==> flow/design.v <==
module syncFIFO
#(parameter SIZE = 16, parameter DATA_WIDTH = 4, parameter FALL_THROUGH = 1, localparam ADDR_WIDTH = $size(SIZE))
(
	input logic clk,
	input logic rst,
	input logic en,
	input logic rw,
	input logic[ADDR_WIDTH - 1 : 0] addr,
	input logic [DATA_WIDTH - 1 : 0] in,
	output logic empty,
	output logic full,
	output logic[DATA_WIDTH - 1 : 0] out
);
logic [DATA_WIDTH - 1 : 0] mem [0 : SIZE - 1];
logic [ADDR_WIDTH : 0] tailPtr;
logic [ADDR_WIDTH : 0] headPtr;
logic[DATA_WIDTH - 1 : 0] out_r;
logic[DATA_WIDTH - 1 : 0] out_t;
assign empty = tailPtr == headPtr;
assign full = tailPtr[ADDR_WIDTH - 1 : 0] == headPtr[ADDR_WIDTH - 1 : 0] && tailPtr[ADDR_WIDTH] != headPtr[ADDR_WIDTH];
assign out_t = empty ? 'b0 : mem[headPtr];
assign out = FALL_THROUGH ? out_t : out_r;
always_ff @(posedge clk or posedge rst)
begin
	if(rst)
	begin  
	for(int i = 0; i < SIZE; i++)
		mem[i] <= 'b0;
	tailPtr <= 0;
	headPtr <= 0;
	out_r <= 'b0;
        end
else
begin: run
	if(en)
	begin: enable
		if(rw)
		begin: write
			if(!full)
			begin 
			mem[tailPtr] <= in;
			tailPtr <= tailPtr + 1;
		end
	end
	else
	begin: read
		if(!empty)
		begin                          
		out_r <= mem[headPtr];
		headPtr <= headPtr + 1;
	end
end
	end
end
end
endmodule
# Tool chain data of syncFIFO
# What the tools print for syncFIFO, step after step.
# Line numbers count from 1 in the design file above.
inputs:
  top_module: "syncFIFO"
  clock: "clk"
  library: "sky130hd"
  corner: "tt_025C_1v80"

# After elaboration
# Yosys after proc, flatten, opt, wreduce and memory -nomap, before mapping. Enables and synchronous resets that opt folds into registers are not counted as muxes. Print and check cells are not counted. Equal cells are merged and count once.
word_totals:
  regBits: 130
op_classes:
  n_addsub: 2
  eq_ne: 33
  n_mux: 2
  logic: 3
  n_reduce_logical: 21
ops:
  columns: ["operator", "n"]
  rows:
  - ["33-bit by 1-bit adder with 33-bit output with constant B", 2]
  - ["4-bit == test with constant B", 16]
  - ["4-bit AND reduction", 16]
  - ["4-bit case mux with 16-bit select", 1]
  - ["33-bit == test", 1]
  - ["32-bit == test", 1]
  - ["4-bit by 3-bit == test with 1-bit output with constant B", 8]
  - ["4-bit by 2-bit == test with 1-bit output with constant B", 4]
  - ["4-bit by 1-bit == test with 1-bit output with constant B", 2]
  - ["4-bit logical NOT", 2]
  - ["3-bit AND reduction", 2]
  - ["4-bit two-way mux", 1]
  - ["1-bit inverter", 3]
  - ["1-bit inequality test", 1]
  - ["1-bit logical AND", 1]

# Logic depth
# Yosys ltp: most cells in a row. Word level: on the elaborated netlist, between registers, memories and ports. Mapped: between sequential cells and ports; inverters and the memories' decode and read muxes count.
depth:
  ltp_word: 4
  abc_area: 0
  depth_mapped: 9
  mapped_depth_nobuf: 7

# Mapped cells and area
# The flow's flattened synthesis, as Yosys stat reports it; memories are mapped. The netlist is that of the ABC_AREA named above (0 if unset); the other value can give another one.
# Totals and module areas in this step are rounded.
mapped:
  mapped_cells: 588
  mapped_area_um2: 6725
  seqArea_um2: 3253
  flip_flops: 130
  buffers: 30
types:
  columns: ["cell_type", "n", "area_total_um2"]
  rows:
  - ["sky130_fd_sc_hd__dfrtp_1", 130, 3253.12]
  - ["sky130_fd_sc_hd__mux2_2", 59, 664.387]
  - ["sky130_fd_sc_hd__xor2_1", 51, 446.678]
  - ["sky130_fd_sc_hd__xnor2_1", 47, 411.645]
  - ["sky130_fd_sc_hd__nand3_1", 40, 200.192]
  - ["sky130_fd_sc_hd__nor4_1", 23, 143.888]
  - ["sky130_fd_sc_hd__and3_1", 19, 118.864]
  - ["sky130_fd_sc_hd__nand2_1", 31, 116.362]
  - ["sky130_fd_sc_hd__ha_1", 8, 100.096]
  - ["sky130_fd_sc_hd__nand4_1", 16, 100.096]
  - ["sky130_fd_sc_hd__nor3_1", 17, 85.082]
  - ["sky130_fd_sc_hd__a221oi_1", 8, 70.067]
  - ["sky130_fd_sc_hd__a22o_1", 7, 61.309]
  - ["sky130_fd_sc_hd__mux2_4", 4, 60.058]
  - ["sky130_fd_sc_hd__and2_1", 9, 56.304]
  - ["sky130_fd_sc_hd__clkbuf_1", 15, 56.304]
  - ["sky130_fd_sc_hd__buf_2", 11, 55.053]
  - ["sky130_fd_sc_hd__a222oi_1", 5, 50.048]
# Other cell types: 34; their cells: 88.

# Path before layout
# Source: OpenSTA report_checks on the synthesized netlist (no wires, ideal clock, input and output delay 20% of the period each), path of least setup slack; recovery checks are left aside. Register names are those of the netlist, which keeps one name where synthesis merged equal registers.
synth_path:
  kind: "reg2out"
  from: "register headPtr[1]"
  to: "output out[1]"
  period_ps: 4460
  t_first_pin_ps: 0
  t_arrival_ps: 1980
  t_required_ps: 3568
  setup_slack_ps: 1588
  delay_ps: 1980
  driving_pins: 7
  period_less_setup_slack_ps: 2872
# "delay_ps" = arrival - input delay + setup time.
# A path that ends at an output port has no setup time.
# "driving_pins": output pins that drive a net of the path, with the launching flip-flop's if there is one; two outputs of one cell count as two.
# "period_less_setup_slack_ps" is the clock period less the worst setup slack; recovery checks do not enter. This is arithmetic on one report: input and output delays are still those of the set period (20% each).
# Between the ends stands the longest chain of elaborated cells between them, by number of cells; it is not shown to be the way that was timed. Of several equally long chains one is given.
# A line is the first line of the expression or statement that the cell stems from. Yosys adds cells for indexed reads and writes and turns some case tables into memories.
synth_via:
  cell_sequence: "sky130_fd_sc_hd__dfrtp_1 sky130_fd_sc_hd__ha_1 sky130_fd_sc_hd__clkbuf_1 sky130_fd_sc_hd__clkbuf_1 sky130_fd_sc_hd__a222oi_1 sky130_fd_sc_hd__mux4_2 sky130_fd_sc_hd__a21oi_1"
  elab_chain_len: 3
synth_lines:
  columns: ["element", "line_no", "rtl"]
  rows:
  - ["start: declaration", 16, "logic [ADDR_WIDTH : 0] headPtr;"]
  - ["start: assignment", 30, "headPtr <= 0;"]
  - ["start: assignment", 50, "headPtr <= headPtr + 1;"]
  - ["4-bit == test", 21, "assign out_t = empty ? 'b0 : mem[headPtr];"]
  - ["4-bit case mux with 16-bit select", 21, null]
  - ["4-bit two-way mux", 21, null]
  - ["end: declaration", 12, "output logic[DATA_WIDTH - 1 : 0] out"]

# Worst path after layout
# Path of least setup slack in the final report of entry A (OpenROAD, finished layout, wires in). Where an end is a register, its clock arrival counts in the times.
# The path's times are printed in steps of 10 ps; the period is the one set.
layout_path:
  kind: "reg2out"
  from: "register headPtr[1]"
  to: "output out[1]"
  period_ps: 3170
  t_first_pin_ps: 420
  t_arrival_ps: 2510
  t_required_ps: 2540
  setup_slack_ps: 30
  driving_pins: 10
# Between the ends stands the longest chain of elaborated cells between them, by number of cells; it is not shown to be the way that was timed. Of several equally long chains one is given.
layout_via:
  cell_sequence: "sky130_fd_sc_hd__dfrtp_2 sky130_fd_sc_hd__inv_2 sky130_fd_sc_hd__buf_4 sky130_fd_sc_hd__ha_2 sky130_fd_sc_hd__buf_12 sky130_fd_sc_hd__buf_4 sky130_fd_sc_hd__a221oi_2 sky130_fd_sc_hd__mux4_2 sky130_fd_sc_hd__a21oi_2 sky130_fd_sc_hd__clkdlybuf4s15_1"
  elab_chain_len: 3
layout_lines:
  columns: ["element", "line_no", "rtl"]
  rows:
  - ["start: declaration", 16, "logic [ADDR_WIDTH : 0] headPtr;"]
  - ["start: assignment", 30, "headPtr <= 0;"]
  - ["start: assignment", 50, "headPtr <= headPtr + 1;"]
  - ["4-bit == test", 21, "assign out_t = empty ? 'b0 : mem[headPtr];"]
  - ["4-bit case mux with 16-bit select", 21, null]
  - ["4-bit two-way mux", 21, null]
  - ["end: declaration", 12, "output logic[DATA_WIDTH - 1 : 0] out"]

Memo
Re: implementation data of syncFIFO

Module syncFIFO, platform sky130hd: 2 stored runs of the flow (Yosys, OpenROAD) with differing settings, in no particular order. Input and output delays are each 20% of the period that was set; the output load is 0.01 pF.
"achieved_clock_period_ps" means the clock period less the worst setup slack. The figure is calculated, with input and output delays left at 20% of the set period.
"timing.worst_path_ps" = time allowed to the worst setup path (clock period - input delay - output delay, where it has them) - its slack; a late launch clock adds to it, a late capture clock takes from it.
By "fin_power_mw" is meant OpenSTA's value without simulated activity: inputs other than the clock are taken to toggle once in ten clock periods, and the tool carries that through the logic.
"timing.worst_path_ps" is given in steps of 10 ps.
The measured numbers are rounded.

--- entry A ---
==> flow/run.sh <==
#!/bin/bash
# the make line also repeats the synthesis and layout settings of config.mk as NAME=value (left out here)
make -C /OpenROAD-flow-scripts/flow DESIGN_CONFIG=/design/flow/config.mk WORK_HOME=/design/flow/orfs CLKGATE_MAP_FILE= finish
==> flow/config.mk <==
export PLATFORM = sky130hd
export DESIGN_NAME = syncFIFO
export DESIGN_NICKNAME = syncFIFO
export VERILOG_FILES = /design/flow/design.v
export SDC_FILE = /design/flow/constraint.sdc
export NUM_CORES = 4
export LEC_CHECK = 0
export CAP_MARGIN = 20
export CELL_PAD_IN_SITES_DETAIL_PLACEMENT = 0
export CELL_PAD_IN_SITES_GLOBAL_PLACEMENT = 2
export CORE_ASPECT_RATIO = 1.22
export CORE_MARGIN = 2
export CORE_UTILIZATION = 41
export CTS_CLUSTER_SIZE = 88
export GPL_ROUTABILITY_DRIVEN = 0
export MAX_ROUTING_LAYER = met5
export MIN_ROUTING_LAYER = met2
export PLACE_DENSITY = 0.44
export SLEW_MARGIN = 0
export TNS_END_PERCENT = 5
==> flow/constraint.sdc <==
create_clock -name core_clock -period 3.17 [get_ports {clk}]
set_input_delay 0.6340 -clock core_clock [delete_from_list [all_inputs] [get_ports {clk}]]
set_output_delay 0.6340 -clock core_clock [all_outputs]
set_load 0.01 [all_outputs]

==> results, as YAML <==
results:
  fin_power_mw: 6.682
  setup_tns_ps: 0
  fin_ws_ps: 26
  timing.worst_path_ps: 2510
  critical_path_kind: "reg2out"
  util_pct: 50.6
  stdcell_area_um2: 8097
  achieved_clock_period_ps: 3144
  synthArea_um2: 6725
  die_area_um2: 17450

--- entry B ---
==> flow/run.sh <==
#!/bin/bash
# the make line also repeats the synthesis and layout settings of config.mk as NAME=value (left out here)
make -C /OpenROAD-flow-scripts/flow DESIGN_CONFIG=/design/flow/config.mk WORK_HOME=/design/flow/orfs CLKGATE_MAP_FILE= finish
==> flow/config.mk <==
export PLATFORM = sky130hd
export DESIGN_NAME = syncFIFO
export DESIGN_NICKNAME = syncFIFO
export VERILOG_FILES = /design/flow/design.v
export SDC_FILE = /design/flow/constraint.sdc
export NUM_CORES = 4
export LEC_CHECK = 0
export ABC_AREA = 0
export CAP_MARGIN = 40
export CELL_PAD_IN_SITES_DETAIL_PLACEMENT = 2
export CORE_MARGIN = 2
export CORE_UTILIZATION = 51
export CTS_CLUSTER_DIAMETER = 231
export GPL_ROUTABILITY_DRIVEN = 0
export PLACE_DENSITY_LB_ADDON = 0.29
export SETUP_SLACK_MARGIN = -0.21
export SLEW_MARGIN = 20
==> flow/constraint.sdc <==
create_clock -name core_clock -period 2.23 [get_ports {clk}]
set_input_delay 0.4460 -clock core_clock [delete_from_list [all_inputs] [get_ports {clk}]]
set_output_delay 0.4460 -clock core_clock [all_outputs]
set_load 0.01 [all_outputs]

==> results, as YAML <==
outcome: "incomplete, placement halted on DPL-0033"
