==> flow/design.v <==
module sramDualRW
#(parameter SIZE = 16, parameter WIDTH = 4, localparam ADDR_WIDTH = $size(SIZE))
(
	input logic clk,
	input logic rst,
	input logic en,
	input logic r1,
	input logic r2,
	input logic w,
	input logic[ADDR_WIDTH - 1 : 0] r1Addr,
	input logic[ADDR_WIDTH - 1 : 0] r2Addr,
	input logic[ADDR_WIDTH - 1 : 0] wAddr,
	input logic [WIDTH - 1 : 0] in,
	output logic[WIDTH - 1 : 0] out1,
	output logic[WIDTH - 1 : 0] out2
);
logic [WIDTH - 1 : 0] mem [0 : SIZE - 1];
always_ff @(posedge clk)
begin
	if(rst)
	begin: reset  
	for(int i = 0; i < SIZE; i++)
		mem[i] <= 'b0;
        out1 <= 'b0;
        out2 <= 'b0;
        end
else
begin: run
	if(en)
	begin: enable
		if(w)
		begin: write
			mem[wAddr] <= in;
		end
		if(r1)
		begin: read1
			out1 <= mem[r1Addr];
		end
		if(r2)
		begin: read2
			out2 <= mem[r2Addr];
		end
	end
end
end
endmodule
# Tool chain data of sramDualRW
# What the tools print for sramDualRW, step after step.
# Lines are those of the file above, counted from 1.
# Operators: Yosys type, input widths -> output width; for muxes data width and select width s.
# Library cell names are shortened.
# The mark -- stands for no value.
# inputs
top	sramDualRW
clock	clk
lib	sky130hd
corner	tt_025C_1v80

# Word level
# Source: Yosys, flattened and elaborated, memories not mapped. Widths are those after wreduce. Registers that Yosys merges into a memory's read port (data or address) are not register bits. Print and check cells do not count. Equal cells are merged and count once.
# Memory sizes are those after Yosys's memory passes, which may raise the word count (mostly to a power of two), join words into wider ones and drop unused or constant bits.
# word_totals
memories	1
ram_bits	64
inputBits	106
output_inout_bits	8
regBits	0
elab_cells	13
# memory_table
memory	words	width	line_no	source
mem	16	4	17	logic [WIDTH - 1 : 0] mem [0 : SIZE - 1];
# classes
mux	10
reduce_logical	2
# op_table
operator	count
$mux 4	6
$reduce_and 2->1	2
$mux 1	4

# Depth
# Longest topological path by Yosys (ltp), each cell counted once; first at word level (registers and memories cut), then after technology mapping (sequential cells cut; the memories' decode and read muxes count).
# logic_depth
depth_word	3
ABC_AREA	0
depth_mapped	6
mapped_depth_nobuf	4

# After synthesis
# Yosys stat after the flow's synthesis: flattened, memories mapped to cells. It holds for the ABC_AREA given above (unset counts as 0); a run with the other value may have another netlist.
# synth_totals
flip_flops	72
seq_area_um2	2082.0
buf_cells	16
cell_count	263
yosys_area_um2	3951.3
# types
type	count	type_area_um2
edfxtp_1	64	1.92E+03
mux4_1	24	630.605
and2_1	64	400.384
mux4_2	8	180.173
dfxtp_1	8	160.154
mux2i_1	8	80.077
or2_2	12	75.072
mux2_2	6	67.565
a22oi_1	6	45.043
nor2_1	12	45.043
buf_12	2	40.038
o21ai_1	8	40.038
clkbuf_1	8	30.029
mux2_4	2	30.029
a22oi_2	2	25.024
or2_1	4	25.024
buf_6	2	22.522
nor3_1	4	20.019
# Not listed: further types 11, cells in them 19.

# Path before layout
# Path of least setup slack by OpenSTA after synthesis, without wires, with an ideal clock, recovery checks aside; 20% of the period is set as input and as output delay. Where synthesis merged equal registers, the netlist keeps one of their names.
# synth_path
path_type	input to register
startpoint	input r1Addr[3]
endpoint	register out1[2]
in_delay_ps	698
driving_pins	5
arrival_ps	1959
t_first_pin_ps	698
period_ps	3490
slack_ps	1408
required_time_ps	3368
n_path_buf	1
setup_time_ps	122
delay_ps	1383
period_less_setup_slack_ps	2082
# "delay_ps" = arrival - input delay + setup time.
# "driving_pins" counts driving pins, that of a launching flip-flop among them; a cell with two outputs on the path counts twice.
# "period_less_setup_slack_ps" is the clock period less the worst setup slack; recovery checks do not enter. This is arithmetic on one report: input and output delays are still those of the set period (20% each).
# synth_via
path_cell_list	clkbuf_1 > mux4_2 > mux2_2 > a22oi_1 > o21ai_1
# synth_lines
item	line_no	source
start, declared	10	input logic[ADDR_WIDTH - 1 : 0] r1Addr,
end, declared	14	output logic[WIDTH - 1 : 0] out1,
# No chain of elaborated cells between the ends is given.

# Timing after layout
# From the final timing report of run B: the path of least setup slack in the routed layout; clock arrival at registers is part of the times.
# The path's times are printed in steps of 10 ps; the period is the one set.
# layout_path
path_type	input to register
startpoint	input rst
endpoint	memory mem[1][3]
setup_time_ps	290
driving_pins	5
arrival_ps	2670
n_path_buf	1
required_time_ps	3560
period_ps	3520
slack_ps	900
in_delay_ps	700
t_first_pin_ps	700
# Between the ends stands the longest chain of elaborated cells between them, by number of cells; it is not shown to be the way that was timed. Of several equally long chains one is given.
# A line is the first line of the expression or statement that the cell stems from. Yosys adds cells for indexed reads and writes and turns some case tables into memories.
# Only ways into the end's enable, where the timed path ends, are counted here.
# layout_via
path_cell_list	clkdlybuf4s50_1 > nor4bb_1 > nand2_1 > nor3_1 > or2_2
elab_chain_len	1
cells_between	3
lines_between	1
classes_between	mux (3)
# layout_lines
item	line_no	source
start, declared	5	input logic rst,
$mux 4	20	if(rst)
end, declared	17	logic [WIDTH - 1 : 0] mem [0 : SIZE - 1];

# Record of 2 stored runs of the RTL-to-layout flow on sramDualRW, platform sky130hd. The runs are unordered. Constraints: input delay and output delay 20% of the set period each, output load 0.01 pF.
# "period_less_ws_ps" is the run's clock period less its worst setup slack. It is reckoned from that one timing run; input and output delays stay at 20% of the period that was set.
# "worstPathTime_ps" means the part of the period allowed to the worst setup path (the constraints hold back 20% at inputs and 20% at outputs) less its slack; where the path has registers, the arrival times of their clocks count too.
# "power.total_mw": no workload was simulated; the value follows from the tool's default switching activity.
# "worstPathTime_ps" is given in steps of 10 ps.
# Among the settings, -- means not set for that run.
# A result given as -- is not shown for that run.
name,run A,run B
period_ns,2.58,3.52
CORE_UTILIZATION,56,32
SETUP_SLACK_MARGIN,0.63,0.01
PLACE_DENSITY,0.67,--
HOLD_SLACK_MARGIN,0.09,--
CORE_ASPECT_RATIO,0.74,--
CELL_PAD_IN_SITES_GLOBAL_PLACEMENT,2,--
TNS_END_PERCENT,35,85
ABC_AREA,1,--
CTS_CLUSTER_SIZE,54,--
MIN_ROUTING_LAYER,met1,met2
CAP_MARGIN,20,20
CORE_MARGIN,2,2
SLEW_MARGIN,20,20
PLACE_DENSITY_LB_ADDON,--,0.02
CELL_PAD_IN_SITES_DETAIL_PLACEMENT,--,0
GPL_TIMING_DRIVEN,--,1
GPL_ROUTABILITY_DRIVEN,--,1
synth_area_um2,--,3951.3
die_um2,--,13252.6
cell_area_final_um2,--,4694.5
finalUtil_pct,--,39.1
setup_ws_ps,--,897
power.total_mw,--,2.147
period_less_ws_ps,--,2623
worstPathTime_ps,--,1920
worst_setup_path_type,--,input to register
# Run A: not finished: placement ended with error GPL-0301
